==> flow/design.v <==
`timescale 1ns / 1ps
module Adder #(parameter BITS = 16) (
	input	[BITS-1:0]	A,
	input	[BITS-1:0]	B,
	output	[BITS-1:0]	C
);
assign C = A + B;
endmodule  
`timescale 1ns / 1ps
module Multiplier #(parameter BITS = 16) (
    input   [BITS-1:0]  A,
    input   [BITS-1:0]  B,
    output  [BITS-1:0]  AB
);
wire [(2*BITS)-1:0] mult;
wire [BITS-1:0] Ax, Bx;
assign Bx = (B[BITS-1]) ? (~B)+1 : B;
assign Ax = (B[BITS-1]) ? (~A)+1 : A;
assign mult = Ax * Bx;
assign AB = mult[(2*BITS)-(BITS/2)-1:(BITS/2)];
endmodule  
`timescale 1ns / 1ps
module Neuron_ReLU #(parameter N = 6, parameter BITS = 16) (
	input						clk,		 
	input						FP,			 
	input						BP,			 
	input	[N-1:0][BITS-1:0]	x,			 
	input	[N-1:0][BITS-1:0]	w,			 
	input	[BITS-1:0]			b,			 
	input	[BITS-1:0]			dZ_in,		 
	input	[BITS-1:0]			W_in,		 
	input	[BITS-1:0]			lr,			 
	output	[BITS-1:0]			y,			 
	output	[N:0][BITS-1:0]		W_out		 
);
reg [4:0] itr1, itr2, itr3;		 
reg INC;						 
reg [BITS-1:0] ACT, OUT, dz;
reg [N-1:0][BITS-1:0] dw;
reg [N:0][BITS-1:0] WL;
wire [BITS-1:0] val;
wire [BITS-1:0] AB1, AB2, S1, S2;	 
reg [BITS-1:0] A1, B1, A2, B2;		 
reg [BITS-1:0] R1, R2, R3, R4;		 
Multiplier M1(
	.A(A1),
	.B(B1),
	.AB(AB1)
);
Multiplier M2(
	.A(A2),
	.B(B2),
	.AB(AB2)
);
Adder AD1(
	.A(R1),
	.B(R2),
	.C(S1)
);
Adder AD2(
	.A(R3),
	.B(R4),
	.C(S2)
);
ReLU reluActFunc(
	.x(S2),
	.z(val)
);
assign W_out = WL;	 
assign y = OUT;		 
always @ (posedge clk) begin
	if ({FP,BP} == 2'b00) begin					 
		itr1 = 5'b00000;
		itr2 = 5'b00001;
		itr3 = 5'b00000;
		INC <= 1'b1;
		A1 <= x[itr1];		 
		B1 <= w[itr1];
		A2 <= x[itr2];
		B2 <= w[itr2];
		R1 <= 16'h00_00;
		R2 <= 16'h00_00;
		R3 <= 16'h00_00;
		R4 <= b;
	end
	else if ({FP,BP} == 2'b10) begin			 
		itr1 = (INC) ? itr1 + 5'b00010 : 5'b00000;
		itr2 = (INC) ? itr1 + 1 : 0;
		INC = (itr1 == N) ? 1'b0 : INC;
		A1 <= INC ? x[itr1] : 0;		 
		B1 <= INC ? w[itr1] : 0;
		A2 <= INC ? x[itr2] : 0;
		B2 <= INC ? w[itr2] : 0;
		R1 <= AB1;						 
		R2 <= AB2;
		R3 <= S1;
		R4 <= S2;
		ACT <= S2;		 
		OUT <= val;		 
	end
	else if ({FP,BP} == 2'b01) begin			 
		dz = (itr1 == 5'b00000) ? ((ACT[15]) ? 0 : AB2) : dz;
		itr1 <= itr1 + 5'b00001;
		itr2 <= itr1;
		itr3 <= itr2;
		A1 <= dz;			 
		B1 <= lr;
		A2 <= dz;			 
		B2 <= x[itr1];
		R1 <= WL[itr2];		 
		R2 <= AB1;
		WL[itr3] <= S1;		 
	end
	else if ({FP,BP} == 2'b11) begin			 
		itr1 <= 5'b00000;
		itr2 <= 5'b00000;
		itr3 <= 5'b00000;
		INC <= 1'b1;
		A1 <= 16'h00_00;
		B1 <= 16'h00_00;
		A2 <= W_in;			 
		B2 <= dZ_in;
		R1 <= 16'h00_00;
		R2 <= 16'h00_00;
		R3 <= 16'h00_00;
		R4 <= 16'h00_00;
		WL <= {w, b};
	end
end
endmodule  
`timescale 1ns / 1ps
module ReLU #(parameter BITS = 16) (
	input	[BITS-1:0]	x,
	output	[BITS-1:0]	z
);
assign z = x[BITS-1] ? 0 : x;
endmodule  
# From RTL to reports: Neuron_ReLU
# The steps from the RTL of Neuron_ReLU to its reports follow in flow order.
# Line numbers count from 1 in the design file above.
# Operators carry their Yosys type and port widths (W data, S select, Z words).
# Cell names lack the library's common part.
# Not given: --
# design
top_module	Neuron_ReLU
clock	clk
cell_library	sky130hd
pvt_corner	tt_025C_1v80

# Elaborated design
# Yosys after proc, flatten, opt, wreduce and memory -nomap, before mapping. Memory bits, and registers merged into a memory's read port (data or address), are not among the register bits. Print and check cells are not counted. Equal cells are merged and count once.
# bits
register_bits	304
in_bits	259
out_inout_bits	128
wordCells	112
# op_classes
add_sub_neg	10
n_mul	2
eq_ne	6
n_shift	8
muxes	47
bitwise	9
reduce_logical	13
# ops
cell	count
$mul A16 B16 Y24	2
$mux W16	33
$shiftx A96 B10 Y16	5
$mux W112	2
$shiftx A112 B10 Y16	1
$and A112 B112 Y112	1
$or A112 B112 Y112	1
$not A112 Y112	1
$shift A16 B33 Y112	1
$shift A16 B33 Y112 const A	1
$add A16 B1 Y16 const B	4
$not A16 Y16	4
$mux W5	8
$neg A9 Y33	1
$add A16 B16 Y16	2
$add A5 B1 Y5 const B	2
$reduce_and A2 Y1	4
$reduce_and A3 Y1	2
$reduce_bool A3 Y1	2
$add A5 B2 Y5 const B	1
$eq A5 B3 Y1 const B	1
$logic_not A5 Y1	1
$eq A2 B2 Y1 const B	2
$reduce_bool A2 Y1	2
$reduce_bool A4 Y1	1
$mux W1	4
$ne A3 B3 Y1 const B	1
$not A1 Y1	2
# Not listed: further kinds 3, cells in them 3.

# Logic depth
# Depth = most cells in a row (Yosys ltp): at word level without a register or memory, in the mapped netlist without a sequential cell, where the memories' decode and read muxes count.
# depth
depth_word	9
ABC_AREA	1
ltp_mapped	39

# Mapped cells and area
# Yosys stat after the flow's synthesis: flattened, memories mapped to cells. It holds for the ABC_AREA given above (unset counts as 0); a run with the other value may have another netlist.
# types
cell	count	area_total_um2
edfxtp_1	224	6.73E+03
fa_1	336	6.73E+03
nand2_1	1008	3.78E+03
inv_1	818	3.07E+03
o21ai_0	478	2.39E+03
ha_1	173	2.16E+03
nor2_1	459	1.72E+03
a21oi_1	296	1.48E+03
dfxtp_1	64	1.28E+03
nand3_1	152	760.73
clkbuf_1	185	694.416
a22oi_1	49	367.853
xor2_1	41	359.094
o22ai_1	52	325.312
o211ai_1	39	292.781
xnor2_1	23	201.443
o221ai_1	21	183.926
o21ai_1	35	175.168
# Other cell types: 53; their cells: 360.
# synth_totals
mapped_cells	4813
yosys_area_mm2	0.0353064
sequential_area_mm2	0.0080077
ffs	288
buf_cells	238

# Path before layout
# Path of least setup slack by OpenSTA after synthesis, without wires, with an ideal clock, recovery checks aside; 20% of the period is set as input and as output delay. Where synthesis merged equal registers, the netlist keeps one of their names.
# synth_path
path_type	register to register
from	reg A1[0]
to	reg R2[14]
clock_period_ns	7.52
setup_ns	0.126
t_first_pin_ns	0.000
arrival_ns	6.963
t_required_ns	7.394
path_slack_ns	0.431
path_delay_ns	7.089
stages	36
synth_period_reached_ns	7.089
# "path_delay_ns" = arrival - input delay + setup time.
# "stages": output pins that drive a net of the path, with the launching flip-flop's if there is one; two outputs of one cell count as two.
# "synth_period_reached_ns" = period - worst setup slack (recovery checks aside). The figure is calculated, with input and output delays left at 20% of the set period.
# The rows between start and end are the longest chain of elaborated cells between them; the timing report does not say that the signal goes this way. Where chains are equally long, one stands for them.
# Each line given opens the expression or statement behind the cell; cells for indexed reads and writes are added by Yosys, which also makes memories of some case tables.
# A register here has more assigning lines than the two given.
# synth_between
path_cell_list	edfxtp_1 -> inv_2 -> clkbuf_1 -> ha_1 -> nand3_2 -> nor2_1 -> nand3_1 -> nand2_1 -> xor2_2 -> clkbuf_1 -> nand2_1 -> fa_1 -> inv_1 -> fa_1 -> inv_1 -> fa_1 -> fa_1 -> inv_1 -> fa_1 -> inv_1 -> fa_1 -> inv_1 -> ha_1 -> nand2_1 -> nor3_1 -> nand2_1 -> o21ai_2 -> nand3_1 -> nand2_1 -> a31oi_1 -> o21ai_2 -> nand4_1 -> nand2_1 -> nand2_1 -> nand3_1 -> o21ai_1
elab_chain_len	6
cells_between	6
lines_between	4
cone_classes	1 x add/sub; 1 x mul; 3 x mux; 1 x logic
# synth_lines
item	line_no	rtl
start: declaration	43	reg [BITS-1:0] A1, B1, A2, B2;
start: assignment	77	A1 <= x[itr1];
start: assignment	90	A1 <= INC ? x[itr1] : 0;
$not A16 Y16	18	assign Ax = (B[BITS-1]) ? (~A)+1 : A;
$add A16 B1 Y16	18
$mux W16	18
$mul A16 B16 Y24	19	assign mult = Ax * Bx;
$mux W16	101	else if ({FP,BP} == 2'b01) begin
$mux W16	86	else if ({FP,BP} == 2'b10) begin
end: assignment	82	R2 <= 16'h00_00;
end: assignment	95	R2 <= AB2;
end: declaration	44	reg [BITS-1:0] R1, R2, R3, R4;

# Top module Neuron_ReLU; platform sky130hd; tools Yosys and OpenROAD; 2 stored runs in no particular order. Input and output delays are each 20% of the period that was set; the output load is 0.01 pF.
# Among the settings, . means not set for that run.
run name	period_ns	CORE_UTILIZATION	PLACE_DENSITY	ABC_AREA	GPL_TIMING_DRIVEN	CTS_CLUSTER_SIZE	MAX_ROUTING_LAYER	CAP_MARGIN	CORE_MARGIN	SLEW_MARGIN	SETUP_SLACK_MARGIN	CORE_ASPECT_RATIO	CELL_PAD_IN_SITES_GLOBAL_PLACEMENT	GPL_ROUTABILITY_DRIVEN	CTS_CLUSTER_DIAMETER	MIN_ROUTING_LAYER
flow run 1	5.94	68	0.95	1	1	89	met5	20	2	20	.	.	.	.	.	.
flow run 2	8.67	68	.	0	.	74	.	20	2	15	-0.4	0.52	3	0	47	met2
# Flow run 1: no final report: routing broke off with GRT-0116
# Flow run 2: no final report: placement broke off with GPL-0301
